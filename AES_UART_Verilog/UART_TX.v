==> flow/design.v <==
module UART_TX(i_Clk, i_Rst, 
	i_fTx, i_Data, o_fDone, o_fReady, o_Tx);
parameter	BAUD	= 115200;
parameter	CLK_FREQ= 50_000_000;
parameter	CYCLES_PER_BIT	= CLK_FREQ / BAUD;
input	i_Clk;
input	i_Rst;
input	i_fTx;
input	[ 7:0]	i_Data;		 
output	wire	o_fDone;	 
output	wire	o_fReady;	 
output	wire	o_Tx;		 
reg		[1:0]	c_State,	n_State;
reg		[8:0]	c_ClkCnt,	n_ClkCnt;		 
reg		[2:0]	c_BitCnt,	n_BitCnt;		 
reg		[8:0]	c_Data,		n_Data;
wire	fIdle,		fTxData,	fTxStop;	 
wire	fLstClk,	fLstBit;
wire	fIncClkCnt;
parameter	IDLE	= 2'h0;	 
parameter	TX_START= 2'h1;	 
parameter	TX_DATA	= 2'h2;	 
parameter	TX_STOP	= 2'h3;	 
assign	o_fReady= fIdle;
assign	o_fDone	= fTxStop && fLstClk;
assign	o_Tx	= c_Data[0];
always@(posedge i_Clk, negedge i_Rst)
	if(!i_Rst) begin
		c_State		= IDLE;
		c_ClkCnt	= 0;
		c_BitCnt	= 0;
		c_Data		= 9'h1ff;
	end	else begin
		c_ClkCnt	= n_ClkCnt;
		c_State		= n_State;
		c_BitCnt	= n_BitCnt;
		c_Data		= n_Data;
	end
assign	fIdle		= c_State == IDLE,
		fTxData		= c_State == TX_DATA,
		fTxStop		= c_State == TX_STOP;
assign	fLstClk		= c_ClkCnt == CYCLES_PER_BIT,
		fLstBit		= fLstClk && &c_BitCnt;
assign	fIncClkCnt	= !fIdle  && !fLstClk;
always@* begin
	n_Data		= fIdle && i_fTx	? {i_Data, 1'b0}: fLstClk ? {1'b1, c_Data[8:1]} : c_Data;
	n_ClkCnt	= fIncClkCnt		? c_ClkCnt + 1	: 0;
	n_BitCnt	= fTxData	? fLstClk ? c_BitCnt +1 : c_BitCnt : 0;
	n_State		= c_State;
	case(c_State)
		IDLE	:	if(i_fTx)	n_State	= TX_START;
		TX_START:	if(fLstClk)	n_State = TX_DATA;
		TX_DATA:	if(fLstBit)	n_State = TX_STOP;
		default	:	if(fLstClk)	n_State	= IDLE;
	endcase
end
endmodule
==> From RTL to reports: UART_TX <==
Tool output for the design above, in the order of the flow.
Line numbers count from 1 in the design file above.
Cell names lack the library's common part.
{ "inputs": {"design": "UART_TX", "clock": "i_Clk", "lib": "sky130hd", "corner": "tt_025C_1v80"} }

==> Word-level counts <==
Yosys after proc, flatten, opt, wreduce and memory -nomap, before mapping. Memory bits, and registers merged into a memory's read port (data or address), are not among the register bits. Print and check cells are not counted. Equal cells are merged and count once.
{ "bits": {"register_bits": 23, "latch_bits": 0, "ramBits": 0, "romBits": 0, "clocked_rd_ports_x_width": 0, "memories": 0, "input_bits": 11, "output_inout_bits": 3, "wordCells": 35} }
{ "op_classes": {"add_sub_neg": 2, "n_mul": 0, "n_div": 0, "compare": 0, "equal": 8, "shifts": 0, "mux": 10, "logic": 0, "reduce_and_logical": 11} }
{ "op_table": {"columns": ["operator", "count"], "rows": [
  ["9-bit two-way mux", 3],
  ["9-bit by 1-bit adder with 9-bit output with constant B", 1],
  ["9-bit == test with constant B", 1],
  ["2-bit two-way mux", 4],
  ["2-bit != test with constant B", 3],
  ["2-bit parallel mux with 3-bit select", 1],
  ["3-bit two-way mux", 2],
  ["1-bit logical AND", 4],
  ["2-bit == test with constant B", 2],
  ["4-bit AND reduction", 1],
  ["3-bit by 1-bit adder with 3-bit output with constant B", 1],
  ["3-bit AND reduction", 1],
  ["3-bit nonzero test", 1],
  ["1-bit zero test", 2],
  ["2-bit by 1-bit == test with 1-bit output with constant B", 1],
  ["2-bit by 1-bit != test with 1-bit output with constant B", 1],
  ["2-bit zero test", 1],
  ["2-bit nonzero test", 1]
]} }

==> Depth <==
Depth = most cells in a row (Yosys ltp): at word level without a register or memory, in the mapped netlist without a sequential cell, where the memories' decode and read muxes count.
{ "depth": {"depth_word": 4, "ABC_AREA": 0, "depth_mapped": 6, "mapped_depth_nobuf": 5} }

==> Mapped cells and area <==
Yosys stat after the flow's synthesis: flattened, memories mapped to cells. It holds for the ABC_AREA given above (unset counts as 0); a run with the other value may have another netlist.
{ "mapped": {"cell_count": 125, "synth_area_um2": 1262.5, "seq_area_um2": 638.1, "flip_flops": 25, "buf_cells": 6} }
{ "types": {"columns": ["type", "count", "type_area_um2"], "rows": [
  ["dfrtp_1", 15, 375.36],
  ["dfstp_2", 10, 262.752],
  ["nand3_1", 16, 80.077],
  ["o21ai_1", 11, 55.053],
  ["ha_1", 4, 50.048],
  ["nor2_1", 10, 37.536],
  ["a21oi_1", 7, 35.034],
  ["buf_6", 3, 33.782],
  ["or3_1", 5, 31.28],
  ["a21boi_0", 4, 30.029],
  ["nand2_1", 8, 30.029],
  ["a21o_1", 3, 22.522],
  ["a221o_1", 2, 20.019],
  ["o21ai_0", 4, 20.019],
  ["a21oi_2", 2, 17.517],
  ["xor2_1", 2, 17.517],
  ["and4bb_4", 1, 16.266],
  ["a31oi_1", 2, 12.512]
]} }
Not listed: further types 13, cells in them 16.

==> Path before layout <==
Source: OpenSTA report_checks on the synthesized netlist (no wires, ideal clock, input and output delay 20% of the period each), path of least setup slack; recovery checks are left aside. Register names are those of the netlist, which keeps one name where synthesis merged equal registers.
{ "synth_path": {"kind": "register -> output", "from": "register c_ClkCnt[0]", "to": "output o_fDone", "tclk_ns": 2.54, "out_delay_ns": 0.508, "t_first_pin_ns": 0.000, "arrival_ns": 1.172, "required_ns": 2.032, "setup_slack_ns": 0.860, "delay_ns": 1.172, "driving_pins": 6, "path_buffers": 1, "period_less_setup_slack_ns": 1.68} }
"delay_ns" is the arrival time less input delay plus setup time.
A path that ends at an output port has no setup time.
"driving_pins" counts driving pins, that of a launching flip-flop among them; a cell with two outputs on the path counts twice.
"period_less_setup_slack_ns" is the clock period less the worst setup slack; recovery checks do not enter. This is arithmetic on one report: input and output delays are still those of the set period (20% each).
The rows between start and end are the longest chain of elaborated cells between them; the timing report does not say that the signal goes this way. Where chains are equally long, one stands for them.
A line is the first line of the expression or statement that the cell stems from. Yosys adds cells for indexed reads and writes and turns some case tables into memories.
{ "synth_via": {"path_cell_list": "dfrtp_1 -> inv_1 -> ha_1 -> and4b_1 -> buf_6 -> and3_4", "elab_chain_len": 2, "cone_cells": 2, "cone_lines": 2, "classes_between": "eq/ne: 1; reduce/logical: 1"} }
{ "synth_lines": {"columns": ["element", "line_no", "source"], "rows": [
  ["start, declared", 14, "reg [8:0] c_ClkCnt, n_ClkCnt;"],
  ["start, assigned", 30, "c_ClkCnt = 0;"],
  ["start, assigned", 34, "c_ClkCnt = n_ClkCnt;"],
  ["9-bit == test", 42, "assign fLstClk = c_ClkCnt == CYCLES_PER_BIT,"],
  ["1-bit logical AND", 25, "assign o_fDone = fTxStop && fLstClk;"],
  ["end, declared", 10, "output wire o_fDone;"]
]} }

==> Worst path after layout <==
Path of least setup slack in the final report of flow run 1 (OpenROAD, finished layout, wires in). Where an end is a register, its clock arrival counts in the times.
{ "layout_path": {"kind": "register -> output", "from": "register c_ClkCnt[0]", "to": "output o_fDone", "tclk_ns": 1.68, "out_delay_ns": 0.34, "t_first_pin_ns": 0.26, "arrival_ns": 1.39, "required_ns": 1.34, "setup_slack_ns": -0.05, "driving_pins": 6, "path_buffers": 1} }
The rows between start and end are the longest chain of elaborated cells between them; the timing report does not say that the signal goes this way. Where chains are equally long, one stands for them.
{ "layout_via": {"path_cell_list": "dfrtp_1 -> inv_1 -> ha_2 -> and4b_1 -> and3_4 -> buf_6", "elab_chain_len": 2, "cone_cells": 2, "cone_lines": 2, "classes_between": "eq/ne: 1; reduce/logical: 1"} }
{ "layout_lines": {"columns": ["element", "line_no", "source"], "rows": [
  ["start, declared", 14, "reg [8:0] c_ClkCnt, n_ClkCnt;"],
  ["start, assigned", 30, "c_ClkCnt = 0;"],
  ["start, assigned", 34, "c_ClkCnt = n_ClkCnt;"],
  ["9-bit == test", 42, "assign fLstClk = c_ClkCnt == CYCLES_PER_BIT,"],
  ["1-bit logical AND", 25, "assign o_fDone = fTxStop && fLstClk;"],
  ["end, declared", 10, "output wire o_fDone;"]
]} }

FLOW RESULTS
============

Stored flow runs of UART_TX (2 of them; Yosys, OpenROAD, sky130hd). They differ in their settings and are not a sequence. Constraints: input delay and output delay 20% of the set period each, output load 0.01 pF.
"achieved clock period (ns)": clock period set for the run, less the worst setup slack. It is reckoned from that one timing run; input and output delays stay at 20% of the period that was set.
"worst setup path time (ns)": the worst setup path's part of the clock period (all of it between registers, 20% less for each end at a port) less its slack. A launch clock that arrives late makes it longer, a capture clock that arrives late makes it shorter.
"finish__power__total": no workload was simulated; the value follows from the tool's default switching activity.

settings of flow run 1
{
  "period_ns": 1.68,
  "CORE_UTILIZATION": 22,
  "CAP_MARGIN": 20,
  "CORE_MARGIN": 2,
  "SLEW_MARGIN": 20
}
report of flow run 1
yosys chip area after synthesis (um^2): 1262.5
finish__design__die__area: 6360.1
finish__design__instance__area__stdcell: 1634.1
finish__design__instance__utilization: 0.2949
finish__timing__setup__ws: -0.050
finish__timing__setup__tns: -0.050
finish__timing__hold__ws: 0.429
finish__power__total: 9.926e-04
achieved clock period (ns): 1.730
worst setup path time (ns): 1.39
worst setup path kind: register -> output

settings of flow run 2
{
  "period_ns": 1.78,
  "CORE_UTILIZATION": 40,
  "PLACE_DENSITY": 0.36,
  "HOLD_SLACK_MARGIN": 0.21,
  "CORE_ASPECT_RATIO": 0.61,
  "TNS_END_PERCENT": 15,
  "CTS_CLUSTER_DIAMETER": 118,
  "CAP_MARGIN": 25,
  "SLEW_MARGIN": 15,
  "CORE_MARGIN": 2
}
report of flow run 2
yosys chip area after synthesis (um^2): 1262.5
finish__design__die__area: 3635.2
finish__design__instance__area__stdcell: 1589.0
finish__design__instance__utilization: 0.5462
finish__timing__setup__ws: 0.030
finish__timing__setup__tns: 0.000
finish__timing__hold__ws: 0.444
finish__power__total: 9.540e-04
achieved clock period (ns): 1.750
worst setup path time (ns): 1.39
worst setup path kind: register -> output
